==> flow/design.v <==
`default_nettype none
module coinAccepter (
    input  logic  CLOCK_50,   
    input  logic  reset,
    input  logic  UART_RXD,   
    input  logic  UART_RTS,   
    output logic  UART_TXD,   
    output logic  UART_CTS,   
    output logic  circle, triangle, pentagon,
    input  logic  manualMode, manualClockL,
    input  logic  manualCircleL, manualTriangleL, manualPentagonL,
    output logic  clock);
    parameter count_width = 26;
    reg [count_width-1:0] count;
    wire [count_width-1:0] count_n, count_inc;
    reg [2:0] bits, coin, random, KEY, last_key;
    wire [2:0] bits_n, bits_rx, bits_key, coin_n, coin_k, coin_c, in_both;
    reg last_rxd, last_manualCLK;
    reg [15:0] CLK_COUNT, rxd_count;
    wire is_input, rxd_edge;
    reg manualCLK, debounced_rxd, clk_edge;
    assign {pentagon, triangle, circle} = coin;
    assign rxd_edge = debounced_rxd & ~last_rxd;
    assign clk_edge = manualCLK & ~last_manualCLK;
    assign clock = (manualMode & manualCLK) | (~manualMode & CLOCK_50);
    assign coin_n = manualMode ? coin_k : coin_c;
    assign coin_c = count[count_width-1] ? ((count == {1'b1, {(count_width-1){1'b0}}}) ? bits : coin) : 0;
    assign coin_k = (count_n == 0) ? 0 : (count_n == 1) ? KEY : coin;
    assign bits_n = count[count_width-1] ? 0 : rxd_edge ? {bits, (bits == 0)} : bits;
    assign count_inc = (manualMode & (count >= random)) ? 0 : (count + 1);
    assign is_input = manualMode ? (KEY != 0) : (bits != 0);
    assign count_n = (count == 0) ? is_input : count_inc;
    always_ff @(posedge CLOCK_50) begin
        KEY <= (reset | clk_edge) ? 0 : (KEY | ~{manualPentagonL, manualTriangleL, manualCircleL});
        last_manualCLK <= manualCLK;
    end
    always_ff @(posedge clock) begin
        if (reset) begin
            coin <= 0;
            last_rxd <= 0;
            count <= 0;
            bits <= 0;
            random <= 5;
            last_key <= 0;
        end else begin
            last_key <= KEY;
            coin <= coin_n;
            last_rxd <= debounced_rxd;
            count <= count_n;
            bits <= bits_n;
            random <= (random == 2) ? 5 : (random - 1);
        end
    end
    always_ff @(posedge CLOCK_50) begin
        if (manualCLK ^ ~manualClockL) begin
            manualCLK <= manualCLK ^ (CLK_COUNT == 16'hFFFF);
            CLK_COUNT <= CLK_COUNT + 1;
        end else begin
            manualCLK <= manualCLK;
            CLK_COUNT <= 0;
        end
        if (debounced_rxd ^ UART_RXD) begin
            debounced_rxd <= debounced_rxd ^ (rxd_count == 16'hFFFF);
            rxd_count <= rxd_count + 1;
        end else begin
            debounced_rxd <= debounced_rxd;
            rxd_count <= 0;
        end
    end
endmodule: coinAccepter
# ---- From RTL to reports: coinAccepter
# What the tools print for coinAccepter, step after step.
# Line numbers count from 1 in the design file above.
# Operators carry their Yosys type and port widths (W data, S select, Z words).
# Cell names lack the library's common part.
# The mark -- stands for no value.
dict set report inputs {
  top {coinAccepter}
  clock {CLOCK_50}
  cell_library {sky130hd}
  pvt_corner {tt_025C_1v80}
}

# ---- After elaboration
# Source: Yosys, flattened and elaborated, memories not mapped. Widths are those after wreduce. Registers that Yosys merges into a memory's read port (data or address) are not register bits. Print and check cells do not count. Equal cells are merged and count once.
dict set report bits {
  wordCells 56
  output_inout_bits 6
  in_bits 9
  reg_bits 74
}
dict set report op_classes {
  mux 8
  compare 1
  n_logic 17
  reduce_and_logical 8
  add_sub_neg 4
  eq_ne 7
}
# cell n
set op_table {}
lappend op_table {{$logic_not A26 Y1} 2}
lappend op_table {{$mux W26} 2}
lappend op_table {{$add A16 B1 Y16 const B} 2}
lappend op_table {{$eq A16 B16 Y1 const B} 2}
lappend op_table {{$add A26 B1 Y26 const B} 1}
lappend op_table {{$eq A26 B1 Y1 const B} 1}
lappend op_table {{$eq A26 B26 Y1 const B} 1}
lappend op_table {{$ge A26 B3 Y1} 1}
lappend op_table {{$mux W3} 5}
lappend op_table {{$reduce_bool A3 Y1} 2}
lappend op_table {{$and A1 B1 Y1} 5}
lappend op_table {{$xor A1 B1 Y1} 4}
lappend op_table {{$not A1 Y1} 4}
lappend op_table {{$reduce_or A2 Y1} 2}
lappend op_table {{$sub A3 B1 Y3 const B} 1}
lappend op_table {{$ne A3 B1 Y1 const B} 1}
lappend op_table {{$eq A3 B2 Y1 const B} 1}
lappend op_table {{$ne A3 B2 Y1 const B} 1}
lappend op_table {{$or A3 B3 Y3} 1}
lappend op_table {{$not A3 Y3} 1}
lappend op_table {{$logic_not A3 Y1} 1}
lappend op_table {{$or A1 B1 Y1} 2}
lappend op_table {{$reduce_and A2 Y1} 1}
lappend op_table {{$mux W1} 1}

# ---- Longest topological paths
# Longest topological path by Yosys (ltp), each cell counted once; first at word level (registers and memories cut), then after technology mapping (sequential cells cut; the memories' decode and read muxes count).
dict set report depth {
  ltp_word 8
  ABC_AREA 0
  depth_mapped 10
}

# ---- Mapped cells and area
# Source: synth_stat.txt of the flow (Yosys; design flattened, memories mapped). It holds for the ABC_AREA given above (unset counts as 0); a run with the other value may have another netlist.
# Totals and module areas in this step are rounded.
# cell_type n area_total_um2
set by_type {}
lappend by_type {dfxtp_1 72 1.44E+03}
lappend by_type {xor2_1 34 297.786}
lappend by_type {nor2_1 67 251.491}
lappend by_type {xnor2_1 25 218.96}
lappend by_type {nand3_1 25 125.12}
lappend by_type {nand2_1 31 116.362}
lappend by_type {ha_1 9 112.608}
lappend by_type {nor4_1 16 100.096}
lappend by_type {nand4_1 13 81.328}
lappend by_type {mux2i_1 7 70.067}
lappend by_type {nor3_1 14 70.067}
lappend by_type {and3_1 11 68.816}
lappend by_type {inv_1 18 67.565}
lappend by_type {clkbuf_1 16 60.058}
lappend by_type {edfxtp_1 2 60.058}
lappend by_type {nor2b_1 9 56.304}
lappend by_type {and4_1 6 52.55}
lappend by_type {o21ai_0 9 45.043}
# Other cell types: 34; their cells: 68.
dict set report mapped {
  buffers 28
  mapped_area_um2 3800
  cell_count 452
  seq_area_um2 1500
  ffs 74
}

Memo
Re: implementation data of coinAccepter

Flow measurements of coinAccepter on sky130hd: 2 stored runs with different settings, listed in no order. Input and output delays are each 20% of the period that was set; the output load is 0.01 pF.
The measured numbers are rounded.

[flow] record 1: files
==> flow/run.sh <==
#!/bin/bash
# the make line also repeats the synthesis and layout settings of config.mk as NAME=value (left out here)
make -C /OpenROAD-flow-scripts/flow DESIGN_CONFIG=/design/flow/config.mk WORK_HOME=/design/flow/orfs CLKGATE_MAP_FILE= finish
==> flow/config.mk <==
export PLATFORM = sky130hd
export DESIGN_NAME = coinAccepter
export DESIGN_NICKNAME = coinAccepter
export VERILOG_FILES = /design/flow/design.v
export SDC_FILE = /design/flow/constraint.sdc
export NUM_CORES = 4
export LEC_CHECK = 0
export ABC_AREA = 0
export CAP_MARGIN = 0
export CORE_MARGIN = 10
export CORE_UTILIZATION = 64
export CTS_CLUSTER_SIZE = 13
export MAX_ROUTING_LAYER = met4
export PLACE_DENSITY_LB_ADDON = 0.24
export SLEW_MARGIN = 20
export TNS_END_PERCENT = 20
==> flow/constraint.sdc <==
create_clock -name core_clock -period 1.55 [get_ports {CLOCK_50}]
set_input_delay 0.3100 -clock core_clock [delete_from_list [all_inputs] [get_ports {CLOCK_50}]]
set_output_delay 0.3100 -clock core_clock [all_outputs]
set_load 0.01 [all_outputs]

[flow] record 1: metrics
[metrics] synthesis_area_um2 = 3800
[metrics] dieArea_um2 = 9500
[metrics] post_route_util_pct = 94
[metrics] ws_setup_ns = -1.1
[metrics] fin_tns_ns = -25

[flow] record 2: files
==> flow/run.sh <==
#!/bin/bash
# the make line also repeats the synthesis and layout settings of config.mk as NAME=value (left out here)
make -C /OpenROAD-flow-scripts/flow DESIGN_CONFIG=/design/flow/config.mk WORK_HOME=/design/flow/orfs CLKGATE_MAP_FILE= finish
==> flow/config.mk <==
export PLATFORM = sky130hd
export DESIGN_NAME = coinAccepter
export DESIGN_NICKNAME = coinAccepter
export VERILOG_FILES = /design/flow/design.v
export SDC_FILE = /design/flow/constraint.sdc
export NUM_CORES = 4
export LEC_CHECK = 0
export CAP_MARGIN = 20
export CORE_MARGIN = 2
export CORE_UTILIZATION = 67
export SLEW_MARGIN = 20
==> flow/constraint.sdc <==
create_clock -name core_clock -period 2.78 [get_ports {CLOCK_50}]
set_input_delay 0.5560 -clock core_clock [delete_from_list [all_inputs] [get_ports {CLOCK_50}]]
set_output_delay 0.5560 -clock core_clock [all_outputs]
set_load 0.01 [all_outputs]

[flow] record 2: metrics
[metrics] synthesis_area_um2 = 3800
[metrics] dieArea_um2 = 6300
[metrics] post_route_util_pct = 81
[metrics] ws_setup_ns = 0.054
[metrics] fin_tns_ns = 0.000
